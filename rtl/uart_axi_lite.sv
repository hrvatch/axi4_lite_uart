==> flow/design.v <==
module uart_axi_lite #(
  parameter AXI_ADDR_BW_p = 12     
) (
  input logic  clk,
  input logic  rst_n,
  input logic [AXI_ADDR_BW_p-1:0] i_axi_awaddr,
  input logic  i_axi_awvalid,
  input logic [31:0] i_axi_wdata,
  input logic i_axi_wvalid,
  input logic i_axi_bready,
  input logic [AXI_ADDR_BW_p-1:0] i_axi_araddr,
  input logic i_axi_arvalid,
  input logic i_axi_rready,
  output logic o_axi_awready,
  output logic o_axi_wready,
  output logic [1:0] o_axi_bresp,
  output logic o_axi_bvalid,
  output logic o_axi_arready,
  output logic [31:0] o_axi_rdata,
  output logic [1:0] o_axi_rresp,
  output logic o_axi_rvalid,
  input logic i_rx_parity_error,
  input logic i_rx_frame_error,
  input logic i_tx_overflow_error,
  input logic i_rx_overflow_error,
  input logic i_rx_underflow_error,
  input logic i_rx_threshold,
  input logic i_rx_fifo_empty,
  input logic i_rx_fifo_full,
  input logic i_tx_threshold,
  input logic i_tx_fifo_full,
  input logic i_tx_fifo_empty,
  input logic [7:0] i_rx_fifo_data,
  output logic o_rx_fifo_rd_en,
  output logic o_tx_fifo_wr_en,
  output logic [7:0] o_tx_fifo_data,
  output logic [2:0] o_rx_threshold_value,
  output logic [2:0] o_tx_threshold_value,
  output logic o_clr_tx_fifo,
  output logic o_clr_rx_fifo,
  output logic [2:0] o_baud_rate,
  output logic [1:0] o_data_bits,
  output logic o_parity,
  output logic o_use_parity,
  output logic o_stop_bits,
  output logic o_irq
);
  localparam logic [1:0] RESP_OKAY   = 2'b00;
  localparam logic [1:0] RESP_EXOKAY = 2'b01;
  localparam logic [1:0] RESP_SLVERR = 2'b10;
  localparam logic [1:0] RESP_DECERR = 2'b11;
  logic [10:0] s_status_reg;
  logic s_parity_error_clear;
  logic s_frame_error_clear;
  logic s_overflow_error_clear;
  logic s_tx_overflow_error_clear;
  logic s_underflow_error_clear;
  always_ff @(posedge clk) begin
    if (!rst_n) begin
      s_status_reg <= '0;
    end else begin
      s_status_reg[10] <= (s_status_reg[10] | i_rx_parity_error) & !s_parity_error_clear;
      s_status_reg[9] <= (s_status_reg[9] | i_rx_frame_error) & !s_frame_error_clear;
      s_status_reg[8] <= (s_status_reg[8] | i_tx_overflow_error) & !s_tx_overflow_error_clear;
      s_status_reg[7] <= i_tx_fifo_full;
      s_status_reg[6] <= i_tx_threshold;
      s_status_reg[5] <= i_tx_fifo_empty;
      s_status_reg[4] <= (s_status_reg[4] | i_rx_underflow_error) & !s_underflow_error_clear;
      s_status_reg[3] <= (s_status_reg[3] | i_rx_overflow_error) & !s_overflow_error_clear;
      s_status_reg[2] <= i_rx_fifo_full;
      s_status_reg[1] <= i_rx_threshold;
      s_status_reg[0] <= i_rx_fifo_empty;
    end
  end
  logic s_irq;
  logic [11:0] s_interrupt_enable_reg;
  assign o_irq = s_irq;
  always_ff @(posedge clk) begin
    if (!rst_n) begin
      s_irq <= 1'b0;
    end else begin
      s_irq <= (|(s_interrupt_enable_reg[10:0] & s_status_reg)) & s_interrupt_enable_reg[11];
    end
  end
  logic s_clear_rx_fifo;
  logic s_clear_tx_fifo;
  assign o_clr_rx_fifo = s_clear_rx_fifo;
  assign o_clr_tx_fifo = s_clear_tx_fifo;
  logic [2:0] s_tx_threshold_value;
  logic [2:0] s_rx_threshold_value;
  logic [2:0] s_baud_rate;
  logic       s_stop_bits;
  logic       s_parity;
  logic       s_use_parity;
  logic [1:0] s_data_bits;
  assign o_rx_threshold_value = s_rx_threshold_value;
  assign o_tx_threshold_value = s_tx_threshold_value;
  assign o_baud_rate  = s_baud_rate;
  assign o_stop_bits  = s_stop_bits;
  assign o_use_parity = s_use_parity;
  assign o_parity     = s_parity;
  assign o_data_bits  = s_data_bits;
  logic s_tx_fifo_wr_en;
  logic s_rx_fifo_rd_en;
  logic [7:0] s_tx_fifo_data;
  assign o_tx_fifo_wr_en = s_tx_fifo_wr_en;
  assign o_tx_fifo_data = s_tx_fifo_data;
  assign o_rx_fifo_rd_en = s_rx_fifo_rd_en;
  logic [1:0]  c_axi_wresp;
  logic [3:0]  c_axi_wstrb;
  logic [31:0] c_axi_wdata;
  logic s_axi_wdata_buf_used;
  logic [31:0] s_axi_wdata_buf;
  logic [3:0]  s_axi_wstrb_buf;
  logic [1:0]  s_axi_bresp;
  logic [AXI_ADDR_BW_p-1:0] s_axi_awaddr_buf;
  logic [AXI_ADDR_BW_p-1:0] c_axi_awaddr;
  logic s_axi_awaddr_buf_used;
  logic s_axi_awvalid;
  logic s_axi_wvalid;
  logic s_axi_bvalid;
  logic s_axi_awready;
  logic s_axi_wready;
  logic s_awaddr_done;
  logic [AXI_ADDR_BW_p-1:0] s_axi_awaddr;
  assign o_axi_awready = !s_axi_awaddr_buf_used & s_axi_awvalid;
  assign o_axi_wready  = !s_axi_wdata_buf_used & s_axi_wvalid;
  logic write_response_stalled;
  logic valid_write_address;
  logic valid_write_data;
  assign write_response_stalled = o_axi_bvalid & ~i_axi_bready;
  assign valid_write_address = s_axi_awaddr_buf_used | (i_axi_awvalid & o_axi_awready);
  assign valid_write_data = s_axi_wdata_buf_used | (i_axi_wvalid & o_axi_wready);
  always_ff @(posedge clk) begin
    if (!rst_n) begin
      s_axi_awvalid <= 1'b0;
      s_axi_awaddr_buf_used <= 1'b0;
    end else begin
      s_axi_awvalid <= 1'b1;
      if (i_axi_awvalid && o_axi_awready && (write_response_stalled || !valid_write_data)) begin
        s_axi_awaddr_buf <= i_axi_awaddr;
        s_axi_awaddr_buf_used <= 1'b1;
      end else if (s_axi_awaddr_buf_used && valid_write_data && (!o_axi_bvalid || i_axi_bready)) begin
        s_axi_awaddr_buf_used <= 1'b0;
      end
    end
  end
  always_ff @(posedge clk) begin
    if (!rst_n) begin
      s_axi_wdata_buf_used <= 1'b0;
      s_axi_wvalid <= 1'b0;
    end else begin
      s_axi_wvalid <= 1'b1;
      if (i_axi_wvalid && o_axi_wready && (write_response_stalled || !valid_write_address)) begin
        s_axi_wdata_buf <= i_axi_wdata;
        s_axi_wdata_buf_used <= 1'b1;
      end else if (s_axi_wdata_buf_used && valid_write_address && (!o_axi_bvalid || i_axi_bready)) begin
        s_axi_wdata_buf_used <= 1'b0;
      end
    end
  end
  assign c_axi_awaddr = s_axi_awaddr_buf_used ? s_axi_awaddr_buf : i_axi_awaddr;
  assign c_axi_wdata  = s_axi_wdata_buf_used  ? s_axi_wdata_buf : i_axi_wdata;
  always_ff @(posedge clk) begin
    if (!rst_n) begin
      s_axi_bvalid <= 1'b0;
      s_interrupt_enable_reg <= '0;
      s_clear_rx_fifo <= 1'b0;
      s_clear_tx_fifo <= 1'b0;
      s_tx_threshold_value <= 3'h0;
      s_rx_threshold_value <= 3'h7;
      s_baud_rate <= 3'h4;
      s_stop_bits <= 1'b0;
      s_parity <= 1'b0;
      s_data_bits <= 2'h3;
      s_tx_fifo_wr_en <= 1'b0;
      s_use_parity <= 1'b0;
    end else begin
      s_tx_fifo_wr_en <= 1'b0;
      s_clear_rx_fifo <= 1'b0;
      s_clear_tx_fifo <= 1'b0;
      if (valid_write_address && valid_write_data && (!o_axi_bvalid || i_axi_bready)) begin
        s_axi_bvalid <= 1'b1;
        s_axi_bresp <= RESP_SLVERR;
        case (c_axi_awaddr[4:2])
          'd1 : begin  
            s_interrupt_enable_reg <= c_axi_wdata[11:0];
            s_axi_bresp <= RESP_OKAY;
          end
          'd2 : begin  
            s_tx_threshold_value <= c_axi_wdata[14:12];
            s_rx_threshold_value <= c_axi_wdata[11:9];
            s_baud_rate <= c_axi_wdata[7:5];
            s_stop_bits <= c_axi_wdata[4];
            s_parity <= c_axi_wdata[3];
            s_use_parity <= c_axi_wdata[2];
            s_data_bits <= c_axi_wdata[1:0];
            s_axi_bresp <= RESP_OKAY;
          end
          'd3 : begin  
            s_clear_rx_fifo <= c_axi_wdata[1];
            s_clear_tx_fifo <= c_axi_wdata[0];
            s_axi_bresp <= RESP_OKAY;
          end
          'd5 : begin  
            s_tx_fifo_data <= c_axi_wdata[7:0];
            s_tx_fifo_wr_en <= 1'b1;
            s_axi_bresp <= RESP_OKAY;
          end
        endcase
      end else if (o_axi_bvalid && i_axi_bready && !(valid_write_address && valid_write_data)) begin
        s_axi_bvalid <= 1'b0;
      end
    end
  end
  assign o_axi_bresp = s_axi_bresp;
  assign o_axi_bvalid = s_axi_bvalid;
  logic s_axi_rvalid;
  logic [31:0] s_axi_rdata;
  logic [1:0] s_axi_rresp;
  logic s_axi_arready;
  logic [AXI_ADDR_BW_p-1:0] s_araddr_buf;
  logic s_araddr_buf_used;
  logic [AXI_ADDR_BW_p-1:0] c_axi_araddr;
  always_ff @(posedge clk) begin
    if (!rst_n) begin
      s_araddr_buf_used <= 1'b0;
      s_axi_arready <= 1'b0;
    end else begin
      s_axi_arready <= 1'b1;
      if (i_axi_arvalid && o_axi_arready && o_axi_rvalid && !i_axi_rready) begin
        s_araddr_buf <= i_axi_araddr;
        s_araddr_buf_used <= 1'b1;
      end 
      else if (s_araddr_buf_used && (!o_axi_rvalid || i_axi_rready)) begin
        s_araddr_buf_used <= 1'b0;
      end
    end
  end
  assign c_axi_araddr = s_araddr_buf_used ? s_araddr_buf : i_axi_araddr;
  assign o_axi_arready = !s_araddr_buf_used & s_axi_arready;
  always_ff @(posedge clk) begin
    if (!rst_n) begin
      s_axi_rvalid <= 1'b0;
      s_parity_error_clear <= 1'b0;
      s_frame_error_clear <= 1'b0;
      s_overflow_error_clear <= 1'b0;
      s_rx_fifo_rd_en <= 1'b0;
      s_tx_overflow_error_clear <= 1'b0;
      s_underflow_error_clear <= 1'b0;
    end else begin
      s_parity_error_clear <= 1'b0;
      s_frame_error_clear <= 1'b0;
      s_overflow_error_clear <= 1'b0;
      s_rx_fifo_rd_en <= 1'b0;
      s_tx_overflow_error_clear <= 1'b0;
      s_underflow_error_clear <= 1'b0;
      if ((s_araddr_buf_used || (i_axi_arvalid && o_axi_arready)) && (!o_axi_rvalid || i_axi_rready)) begin
        s_axi_rresp <= RESP_SLVERR;
        s_axi_rvalid <= 1'b1;
        s_axi_rdata <= '0;
        case (c_axi_araddr[5:2])
          'd0 : begin
            s_axi_rdata <= '0;
            s_axi_rresp <= RESP_OKAY;
            s_parity_error_clear <= 1'b1;
            s_frame_error_clear <= 1'b1;
            s_overflow_error_clear <= 1'b1;
            s_tx_overflow_error_clear <= 1'b1;
            s_underflow_error_clear <= 1'b1;
            s_axi_rdata <= s_status_reg;
          end
          'd1 : begin
            s_axi_rdata <= '0;
            s_axi_rresp <= RESP_OKAY;
            s_axi_rdata <= s_interrupt_enable_reg;
          end
          'd2 : begin
            s_axi_rdata <= '0;
            s_axi_rresp <= RESP_OKAY;
            s_axi_rdata[14:12] <= s_tx_threshold_value;
            s_axi_rdata[11:9] <= s_rx_threshold_value;
            s_axi_rdata[7:5] <= s_baud_rate;
            s_axi_rdata[4] <= s_stop_bits;
            s_axi_rdata[3] <= s_parity;
            s_axi_rdata[2] <= s_use_parity;
            s_axi_rdata[1:0] <= s_data_bits;
          end
          'd4 : begin
            s_axi_rdata <= '0;
            s_axi_rresp <= RESP_OKAY;
            s_axi_rdata <= i_rx_fifo_data;
            s_rx_fifo_rd_en <= 1'b1;
          end
        endcase
      end else if (o_axi_rvalid && i_axi_rready && !s_araddr_buf_used && !(i_axi_arvalid && o_axi_arready)) begin
        s_axi_rvalid <= 1'b0;
      end
    end
  end
  assign o_axi_rdata = s_axi_rdata;
  assign o_axi_rresp = s_axi_rresp;
  assign o_axi_rvalid = s_axi_rvalid;
endmodule : uart_axi_lite
==> Step by step through the tools: uart_axi_lite <==
Tool output for the design above, in the order of the flow.
Lines are those of the file above, counted from 1.
Operators: Yosys type, input widths -> output width; for muxes data width and select width s.
Cell names lack the library's common part.
{ "inputs": {"design": "uart_axi_lite", "clock_port": "clk", "library": "sky130hd", "corner": "tt_025C_1v80"} }

==> Elaborated design <==
Source: Yosys, flattened and elaborated, memories not mapped. Widths are those after wreduce. Registers that Yosys merges into a memory's read port (data or address) are not register bits. Print and check cells do not count. Equal cells are merged and count once.
{ "op_classes": {"eq_ne": 7, "n_mux": 26, "bitwise": 21, "n_reduce_logical": 54} }
{ "ops": {"columns": ["cell", "n"], "rows": [
  ["$logic_and 1x1->1", 20],
  ["$mux 15", 1],
  ["$reduce_and 2->1", 7],
  ["$mux 1", 14],
  ["$and 1x1->1", 12],
  ["$pmux 3 s4", 1],
  ["$pmux 1 s4", 3],
  ["$logic_not 1->1", 11],
  ["$and 11x11->11", 1],
  ["$reduce_or 11->1", 1],
  ["$reduce_bool 2->1", 5],
  ["$pmux 3 s3", 1],
  ["$reduce_or 4->1", 2],
  ["$pmux 2 s4", 1],
  ["$or 1x1->1", 7],
  ["$eq 3x2->1 const B", 2],
  ["$reduce_and 3->1", 2],
  ["$mux 6", 1],
  ["$logic_or 1x1->1", 5],
  ["$mux 5", 1],
  ["$eq 4x1->1 const B", 1],
  ["$eq 4x2->1 const B", 1],
  ["$eq 4x3->1 const B", 1],
  ["$logic_not 4->1", 1],
  ["$mux 2", 2],
  ["$eq 3x1->1 const B", 1],
  ["$eq 3x3->1 const B", 1],
  ["$pmux 1 s2", 1],
  ["$not 1->1", 1]
]} }
{ "word_totals": {"regBits": 102} }

==> Logic depth <==
Longest topological path by Yosys (ltp), each cell counted once; first at word level (registers and memories cut), then after technology mapping (sequential cells cut; the memories' decode and read muxes count).
{ "logic_depth": {"depth_word": 9, "abc_area": 0, "depth_mapped": 6, "depth_no_buf": 4} }

==> After synthesis <==
The flow's flattened synthesis, as Yosys stat reports it; memories are mapped. The netlist is that of the ABC_AREA named above (0 if unset); the other value can give another one.
The area totals of this step are shown rounded.
{ "types": {"columns": ["cell", "n", "area_total_um2"], "rows": [
  ["edfxtp_1", 47, 1.41E+03],
  ["dfxtp_1", 49, 980.941],
  ["mux2i_1", 23, 230.221],
  ["buf_4", 21, 157.651],
  ["nand2_1", 36, 135.13],
  ["a221o_1", 10, 100.096],
  ["o211a_1", 9, 90.086],
  ["mux2_2", 7, 78.826],
  ["a21oi_1", 15, 75.072],
  ["and2_1", 12, 75.072],
  ["nor2_1", 18, 67.565],
  ["nand3_1", 9, 45.043],
  ["nand2b_1", 7, 43.792],
  ["buf_6", 3, 33.782],
  ["a22oi_1", 4, 30.029],
  ["buf_2", 6, 30.029],
  ["nor3_1", 6, 30.029],
  ["clkbuf_8", 2, 27.526]
]} }
Other cell types: 35; their cells: 59.
{ "synth_totals": {"cells": 343, "yosys_area_mm2": 0.004123, "ff_cells": 96, "buf_cells": 36} }

==> Path before layout <==
OpenSTA on the mapped netlist: ideal clock, no wires. The path of least setup slack (recovery checks aside). Input and output delay are each 20% of the period. Register names are those of the netlist, which keeps one name where synthesis merged equal registers.
{ "synth_timing": {"path_type": "input to register", "from": "input i_axi_awvalid", "to": "register s_axi_wdata_buf[0]", "period_ns": 3.75, "setup_time_ns": 0.431, "t_first_pin_ns": 0.750, "arrival_time_ns": 2.771, "setup_slack_ns": 0.547, "delay_ns": 2.452, "path_stages": 3, "path_buffers": 0, "synth_period_reached_ns": 3.203} }
"delay_ns" = arrival - input delay + setup time.
"path_stages": output pins that drive a net of the path, with the launching flip-flop's if there is one; two outputs of one cell count as two.
"synth_period_reached_ns" = period - worst setup slack (recovery checks aside). The figure is calculated, with input and output delays left at 20% of the set period.
The rows between start and end are the longest chain of elaborated cells between them; the timing report does not say that the signal goes this way. Where chains are equally long, one stands for them.
A line is the first line of the expression or statement that the cell stems from. Yosys adds cells for indexed reads and writes and turns some case tables into memories.
{ "synth_via": {"path_cell_list": "a21oi_2 > nor2_1 > nor4b_1", "elab_chain_cells": 6, "cells_between": 6, "lines_between": 2} }
{ "synth_rtl": {"columns": ["element", "line_no", "text"], "rows": [
  ["start: declaration", 7, "input logic  i_axi_awvalid,"],
  ["$and 1x1->1", 132, "assign valid_write_address = s_axi_awaddr_buf_used | (i_axi_awvalid & o_axi_awready);"],
  ["$or 1x1->1", 132, null],
  ["$logic_not 1->1", 154, "if (i_axi_wvalid && o_axi_wready && (write_response_stalled || !valid_write_address)) begin"],
  ["$logic_or 1x1->1", 154, null],
  ["$logic_and 1x1->1", 154, null],
  ["$reduce_and 2->1", null, null],
  ["end: assignment", 155, "s_axi_wdata_buf <= i_axi_wdata;"]
]} }

==> Worst path after layout <==
From the final timing report of job 1: the path of least setup slack in the routed layout; clock arrival at registers is part of the times.
{ "layout_timing": {"path_type": "register to output", "from": "register s_axi_awaddr_buf_used", "to": "output o_axi_awready", "period_ns": 2.43, "out_delay_ns": 0.49, "t_first_pin_ns": 0.35, "arrival_time_ns": 1.60, "setup_slack_ns": 0.35, "path_stages": 3, "path_buffers": 1} }
The rows between start and end are the longest chain of elaborated cells between them; the timing report does not say that the signal goes this way. Where chains are equally long, one stands for them.
At most two assigning lines are given for a register; there are more.
{ "layout_via": {"path_cell_list": "dfxtp_1 > and2b_2 > clkdlybuf4s50_1", "elab_chain_cells": 2, "cells_between": 2, "lines_between": 1} }
{ "layout_rtl": {"columns": ["element", "line_no", "text"], "rows": [
  ["start: declaration", 118, "logic s_axi_awaddr_buf_used;"],
  ["start: assignment", 137, "s_axi_awaddr_buf_used <= 1'b0;"],
  ["start: assignment", 142, "s_axi_awaddr_buf_used <= 1'b1;"],
  ["$logic_not 1->1", 126, "assign o_axi_awready = !s_axi_awaddr_buf_used & s_axi_awvalid;"],
  ["$and 1x1->1", 126, null],
  ["end: declaration", 14, "output logic o_axi_awready,"]
]} }

FLOW RESULTS
============

2 stored runs of uart_axi_lite in the flow (synthesis by Yosys, layout by OpenROAD, sky130hd cells), in arbitrary order. Constraints: input delay and output delay 20% of the set period each, output load 0.01 pF.
"clock_period_reached_ns": clock period set for the run, less the worst setup slack. It is reckoned from that one timing run; input and output delays stay at 20% of the period that was set.
By "worst_path_time_ns" is meant the share of the clock period that the worst setup path is allowed (20% is reserved at inputs, 20% at outputs), minus its slack. Clock arrival times at its registers enter into it.
"total_power_mw" is the tool's figure for a default switching activity; nothing was simulated.
Results are given in rounded form.

Job 1
==> flow/run.sh <==
#!/bin/bash
# the make line also repeats the synthesis and layout settings of config.mk as NAME=value (left out here)
make -C /OpenROAD-flow-scripts/flow DESIGN_CONFIG=/design/flow/config.mk WORK_HOME=/design/flow/orfs CLKGATE_MAP_FILE= finish
==> flow/config.mk <==
export PLATFORM = sky130hd
export DESIGN_NAME = uart_axi_lite
export DESIGN_NICKNAME = uart_axi_lite
export VERILOG_FILES = /design/flow/design.v
export SDC_FILE = /design/flow/constraint.sdc
export NUM_CORES = 4
export LEC_CHECK = 0
export CAP_MARGIN = 20
export CORE_MARGIN = 2
export CORE_UTILIZATION = 40
export SLEW_MARGIN = 20
==> flow/constraint.sdc <==
create_clock -name core_clock -period 2.43 [get_ports {clk}]
set_input_delay 0.4860 -clock core_clock [delete_from_list [all_inputs] [get_ports {clk}]]
set_output_delay 0.4860 -clock core_clock [all_outputs]
set_load 0.01 [all_outputs]

==> results of job 1, as JSON <==
{
  "timing.setup.tns_ns": 0.000,
  "fin_hold_ws_ns": 0.488,
  "final_cell_area_mm2": 0.005319,
  "total_power_mw": 3.136,
  "yosys_chip_area_mm2": 0.004123,
  "clock_period_reached_ns": 2.081,
  "die_area_mm2": 0.01113,
  "setup_worst_slack_ns": 0.349,
  "finish.utilization_pct": 52.2,
  "worst_path_time_ns": 1.60,
  "critical_path_kind": "register to output"
}

Job 2
==> flow/run.sh <==
#!/bin/bash
# the make line also repeats the synthesis and layout settings of config.mk as NAME=value (left out here)
make -C /OpenROAD-flow-scripts/flow DESIGN_CONFIG=/design/flow/config.mk WORK_HOME=/design/flow/orfs CLKGATE_MAP_FILE= finish
==> flow/config.mk <==
export PLATFORM = sky130hd
export DESIGN_NAME = uart_axi_lite
export DESIGN_NICKNAME = uart_axi_lite
export VERILOG_FILES = /design/flow/design.v
export SDC_FILE = /design/flow/constraint.sdc
export NUM_CORES = 4
export LEC_CHECK = 0
export CAP_MARGIN = 20
export CELL_PAD_IN_SITES_DETAIL_PLACEMENT = 0
export CELL_PAD_IN_SITES_GLOBAL_PLACEMENT = 1
export CORE_MARGIN = 2
export CORE_UTILIZATION = 32
export CTS_CLUSTER_DIAMETER = 206
export GPL_TIMING_DRIVEN = 1
export MIN_ROUTING_LAYER = met1
export SLEW_MARGIN = 15
export TNS_END_PERCENT = 80
==> flow/constraint.sdc <==
create_clock -name core_clock -period 3.24 [get_ports {clk}]
set_input_delay 0.6480 -clock core_clock [delete_from_list [all_inputs] [get_ports {clk}]]
set_output_delay 0.6480 -clock core_clock [all_outputs]
set_load 0.01 [all_outputs]

==> results of job 2, as JSON <==
{
  "timing.setup.tns_ns": 0.000,
  "fin_hold_ws_ns": 0.490,
  "final_cell_area_mm2": 0.00542,
  "total_power_mw": 2.588,
  "yosys_chip_area_mm2": 0.004123,
  "clock_period_reached_ns": 2.197,
  "die_area_mm2": 0.01381,
  "setup_worst_slack_ns": 1.043,
  "finish.utilization_pct": 43.0,
  "worst_path_time_ns": 1.55,
  "critical_path_kind": "register to output"
}
