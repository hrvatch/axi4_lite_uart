==> flow/design.v <==
module uart_baudgen #(
  parameter int unsigned CLK_FREQ = 100000000
) (
  input  logic       clk,
  input  logic       rst_n,
  input  logic       i_rx_strb_en,
  input  logic       i_tx_strb_en,
  input  logic [2:0] i_baud_rate,
  output logic       o_tx_strb,
  output logic       o_rx_strb
);
  localparam int unsigned DIVIDER_921600 = CLK_FREQ/921600;
  localparam int unsigned DIVIDER_460800 = CLK_FREQ/460800;
  localparam int unsigned DIVIDER_230400 = CLK_FREQ/230400;
  localparam int unsigned DIVIDER_115200 = CLK_FREQ/115200;
  localparam int unsigned DIVIDER_57600 = CLK_FREQ/57600;
  localparam int unsigned DIVIDER_38400 = CLK_FREQ/38400;
  localparam int unsigned DIVIDER_19200 = CLK_FREQ/19200;
  localparam int unsigned DIVIDER_9600 = CLK_FREQ/9600;
  logic [$clog2(DIVIDER_9600)-1:0] rx_counter;
  logic [$clog2(DIVIDER_9600)-1:0] tx_counter;
  logic [$clog2(DIVIDER_9600)-1:0] target_value;
  always_ff @(posedge clk) begin
    if (!rst_n) begin
      target_value <= DIVIDER_9600;
    end else begin
      case (i_baud_rate)
        3'b000 : target_value <= DIVIDER_9600;
        3'b001 : target_value <= DIVIDER_19200;
        3'b010 : target_value <= DIVIDER_38400;
        3'b011 : target_value <= DIVIDER_57600;
        3'b100 : target_value <= DIVIDER_115200;
        3'b101 : target_value <= DIVIDER_230400;
        3'b110 : target_value <= DIVIDER_460800;
        3'b111 : target_value <= DIVIDER_921600;
        default: target_value <= DIVIDER_9600;
      endcase
    end
  end
  always_ff @(posedge clk) begin
    if (!rst_n) begin
      rx_counter <= DIVIDER_9600;
      o_rx_strb <= 1'b0;
    end else begin
      o_rx_strb <= 1'b0;
      if (!i_rx_strb_en) begin
        rx_counter <= target_value;
      end else begin
        if (rx_counter == '0) begin
          rx_counter <= target_value;
        end else if (rx_counter == { 1'b0, target_value[$clog2(DIVIDER_9600)-1:1] } ) begin
          rx_counter <= rx_counter - 1'b1;
          o_rx_strb <= 1'b1;
        end else begin
          rx_counter <= rx_counter - 1'b1;
        end
      end
    end
  end
  always_ff @(posedge clk) begin
    if (!rst_n) begin
      tx_counter <= DIVIDER_9600;
      o_tx_strb <= 1'b0;
    end else begin
      o_tx_strb <= 1'b0;
      if (!i_tx_strb_en) begin
        tx_counter <= target_value;
      end else begin
        if (tx_counter == '0) begin
          tx_counter <= target_value;
          o_tx_strb <= 1'b1;
        end else begin
          tx_counter <= tx_counter - 1'b1;
        end
      end
    end
  end
endmodule : uart_baudgen
# --- Tool chain data of uart_baudgen ---
# The steps from the RTL of uart_baudgen to its reports follow in flow order.
# Line numbers count from 1 in the design file above.
# Operators carry their Yosys type and port widths (W data, S select, Z words).
# Cell names lack the library's common part.
design:
  top_module: "uart_baudgen"
  clock: "clk"
  cell_library: "sky130hd"
  pvt_corner: "tt_025C_1v80"

# --- Word-level counts ---
# Counts by Yosys on the flattened word-level netlist (proc, flatten, opt, wreduce; memories kept). Register bits leave out memories and registers merged into their read ports (data or address); mux counts leave out enables and synchronous resets folded into registers. Print and check cells are left out. Cells with the same type and inputs are merged into one.
# Memory sizes are those after Yosys's memory passes, which may raise the word count (mostly to a power of two), join words into wider ones and drop unused or constant bits.
bits:
  reg_bits: 30
  mem_bits_ro: 112
  clocked_rd_ports_x_width: 14
  memories: 1
  in_bits: 7
  out_inout_bits: 2
  elab_cells: 21
mem_list:
  columns: ["memory", "words", "width", "read_ports", "write_ports", "line_no", "source"]
  rows:
  - ["(name not given)", 8, 14, 1, 0, 27, "case (i_baud_rate)"]
op_classes:
  addsub: 2
  eq_ne: 1
  n_mux: 6
  logic: 2
  reduce_logical: 5
ops:
  columns: ["cell", "count"]
  rows:
  - ["$mux W14", 4]
  - ["$sub A14 B1 Y14 const B", 2]
  - ["$logic_not A14 Y1", 2]
  - ["$eq A14 B13 Y1", 1]
  - ["$reduce_or A3 Y1", 1]
  - ["$not A1 Y1", 2]
  - ["$reduce_and A2 Y1", 1]
  - ["$mux W1", 2]
  - ["$logic_not A1 Y1", 1]

# --- Depth ---
# Depth = most cells in a row (Yosys ltp): at word level without a register or memory, in the mapped netlist without a sequential cell, where the memories' decode and read muxes count.
logic_depth:
  word_depth: 3
  ABC_AREA: 1
  ltp_mapped: 10

# --- Mapped cells and area ---
# Source: synth_stat.txt of the flow (Yosys; design flattened, memories mapped). It holds for the ABC_AREA given above (unset counts as 0); a run with the other value may have another netlist.
mapped:
  cells: 336
  area_mm2: 0.0023473
  seq_area_mm2: 0.0008808
  flip_flops: 44
  buffers: 7
by_type:
  columns: ["type", "count", "area_total_um2"]
  rows:
  - ["dfxtp_1", 44, 880.845]
  - ["nand2_1", 76, 285.274]
  - ["nor2_1", 65, 243.984]
  - ["inv_1", 35, 131.376]
  - ["xor2_1", 15, 131.376]
  - ["nand3_1", 18, 90.086]
  - ["ha_1", 7, 87.584]
  - ["o21ai_0", 17, 85.082]
  - ["a21oi_1", 11, 55.053]
  - ["o22ai_1", 7, 43.792]
  - ["nand2_4", 2, 22.522]
  - ["nor2_4", 2, 22.522]
  - ["o211ai_1", 3, 22.522]
  - ["nand4_4", 1, 21.27]
  - ["buf_12", 1, 20.019]
  - ["nor3_1", 4, 20.019]
  - ["nand4_1", 3, 18.768]
  - ["xnor2_1", 2, 17.517]
# Not listed: further types 14, cells in them 23.

# --- Timing after synthesis ---
# Path of least setup slack by OpenSTA after synthesis, without wires, with an ideal clock, recovery checks aside; 20% of the period is set as input and as output delay. Where synthesis merged equal registers, the netlist keeps one of their names.
synth_path:
  path_type: "register -> register"
  from: "register rx_counter[0]"
  to: "register rx_counter[10]"
  period_ns: 3.12
  t_arrival_ns: 1.328
  slack_ns: 1.677
  delay_ns: 1.443
  stages: 11
  period_less_setup_slack_ns: 1.443
# "delay_ns" = arrival - input delay + setup time.
# "stages" counts driving pins, that of a launching flip-flop among them; a cell with two outputs on the path counts twice.
# "period_less_setup_slack_ns" = period - worst setup slack (recovery checks aside). The figure is calculated, with input and output delays left at 20% of the set period.
# Between the ends stands the longest chain of elaborated cells between them, by number of cells; it is not shown to be the way that was timed. Of several equally long chains one is given.
# A line is the first line of the expression or statement that the cell stems from. Yosys adds cells for indexed reads and writes and turns some case tables into memories.
# At most two assigning lines are given for a register; there are more.
synth_between:
  path_cell_list: "dfxtp_1 > inv_1 > ha_1 > nand3_2 > nor2_4 > nand2_2 > nand2_4 > inv_2 > buf_6 > o21ai_1 > nor2_1"
  elab_chain_len: 3
  cone_cells: 4
  cone_classes: "add/sub: 1; mux: 2; reduce/logical: 1"
synth_rtl:
  columns: ["item", "line_no", "source"]
  rows:
  - ["from (decl)", 20, "logic [$clog2(DIVIDER_9600)-1:0] rx_counter;"]
  - ["from (assign)", 47, null]
  - ["from (assign)", 50, null]
  - ["$sub A14 B1 Y14", 55, "rx_counter <= rx_counter - 1'b1;"]
  - ["$mux W14", 49, "if (rx_counter == '0) begin"]
  - ["$mux W14", 46, "if (!i_rx_strb_en) begin"]
  - ["to (assign)", 47, null]
  - ["to (assign)", 50, null]
  - ["to (decl)", 20, null]

# --- Timing after layout ---
# From the final timing report of run A: the path of least setup slack in the routed layout; clock arrival at registers is part of the times.
layout_path:
  path_type: "register -> register"
  from: "register rx_counter[0]"
  to: "register rx_counter[8]"
  period_ns: 2.37
  t_arrival_ns: 2.10
  slack_ns: 0.45
  stages: 10
# Between the ends stands the longest chain of elaborated cells between them, by number of cells; it is not shown to be the way that was timed. Of several equally long chains one is given.
# At most two assigning lines are given for a register; there are more.
layout_between:
  path_cell_list: "dfxtp_1 > inv_1 > ha_1 > nand3_2 > nor2_4 > nand2_2 > nand2_4 > inv_2 > o21ai_1 > nor2_1"
  elab_chain_len: 3
  cone_cells: 4
  cone_classes: "add/sub: 1; mux: 2; reduce/logical: 1"
layout_rtl:
  columns: ["item", "line_no", "source"]
  rows:
  - ["from (decl)", 20, "logic [$clog2(DIVIDER_9600)-1:0] rx_counter;"]
  - ["from (assign)", 47, null]
  - ["from (assign)", 50, null]
  - ["$sub A14 B1 Y14", 55, "rx_counter <= rx_counter - 1'b1;"]
  - ["$mux W14", 49, "if (rx_counter == '0) begin"]
  - ["$mux W14", 46, "if (!i_rx_strb_en) begin"]
  - ["to (assign)", 47, null]
  - ["to (assign)", 50, null]
  - ["to (decl)", 20, null]

Lab notebook: uart_baudgen

Settings and measured results of 2 stored flow runs for module uart_baudgen (sky130hd), not sorted in any way. The constraints put input and output delay at 20% of the set period each and load the outputs with 0.01 pF.
"timing.achieved_period_ns" = clock period - worst setup slack. The figure is calculated, with input and output delays left at 20% of the set period.
"worst_setup_path_time_ns": the worst setup path's part of the clock period (all of it between registers, 20% less for each end at a port) less its slack. A launch clock that arrives late makes it longer, a capture clock that arrives late makes it shorter.
"total_power_uw": no workload was simulated; the value follows from the tool's default switching activity.

--- run A ---
==> flow/run.sh <==
#!/bin/bash
# the make line also repeats the synthesis and layout settings of config.mk as NAME=value (left out here)
make -C /OpenROAD-flow-scripts/flow DESIGN_CONFIG=/design/flow/config.mk WORK_HOME=/design/flow/orfs CLKGATE_MAP_FILE= finish
==> flow/config.mk <==
export PLATFORM = sky130hd
export DESIGN_NAME = uart_baudgen
export DESIGN_NICKNAME = uart_baudgen
export VERILOG_FILES = /design/flow/design.v
export SDC_FILE = /design/flow/constraint.sdc
export NUM_CORES = 4
export LEC_CHECK = 0
export ABC_AREA = 1
export CAP_MARGIN = 15
export CELL_PAD_IN_SITES_GLOBAL_PLACEMENT = 3
export CORE_MARGIN = 2
export CORE_UTILIZATION = 17
export CTS_CLUSTER_DIAMETER = 338
export CTS_CLUSTER_SIZE = 80
export GPL_ROUTABILITY_DRIVEN = 1
export PLACE_DENSITY_LB_ADDON = 0.17
export SETUP_SLACK_MARGIN = 0.09
export SLEW_MARGIN = 30
==> flow/constraint.sdc <==
create_clock -name core_clock -period 2.37 [get_ports {clk}]
set_input_delay 0.4740 -clock core_clock [delete_from_list [all_inputs] [get_ports {clk}]]
set_output_delay 0.4740 -clock core_clock [all_outputs]
set_load 0.01 [all_outputs]

==> results, as YAML <==
results:
  ws_setup_ns: 0.454
  die_footprint_mm2: 0.0147635
  worst_setup_path_time_ns: 1.92
  worstPathKind: "register -> register"
  total_power_uw: 1836
  timing.achieved_period_ns: 1.916
  timing.hold.ws_ns: 0.513
  setup_tns_ns: 0.000
  ys_area_mm2: 0.0023473
  finalCellArea_mm2: 0.0027627

--- run B ---
==> flow/run.sh <==
#!/bin/bash
# the make line also repeats the synthesis and layout settings of config.mk as NAME=value (left out here)
make -C /OpenROAD-flow-scripts/flow DESIGN_CONFIG=/design/flow/config.mk WORK_HOME=/design/flow/orfs CLKGATE_MAP_FILE= finish
==> flow/config.mk <==
export PLATFORM = sky130hd
export DESIGN_NAME = uart_baudgen
export DESIGN_NICKNAME = uart_baudgen
export VERILOG_FILES = /design/flow/design.v
export SDC_FILE = /design/flow/constraint.sdc
export NUM_CORES = 4
export LEC_CHECK = 0
export CAP_MARGIN = 20
export CORE_MARGIN = 2
export CORE_UTILIZATION = 40
export SLEW_MARGIN = 20
==> flow/constraint.sdc <==
create_clock -name core_clock -period 4.05 [get_ports {clk}]
set_input_delay 0.8100 -clock core_clock [delete_from_list [all_inputs] [get_ports {clk}]]
set_output_delay 0.8100 -clock core_clock [all_outputs]
set_load 0.01 [all_outputs]

==> results, as YAML <==
results:
  ws_setup_ns: 1.676
  die_footprint_mm2: 0.0059267
  worst_setup_path_time_ns: 2.37
  worstPathKind: "register -> register"
  total_power_uw: 980.5
  timing.achieved_period_ns: 2.374
  timing.hold.ws_ns: 0.488
  setup_tns_ns: 0.000
  ys_area_mm2: 0.0021308
  finalCellArea_mm2: 0.002391
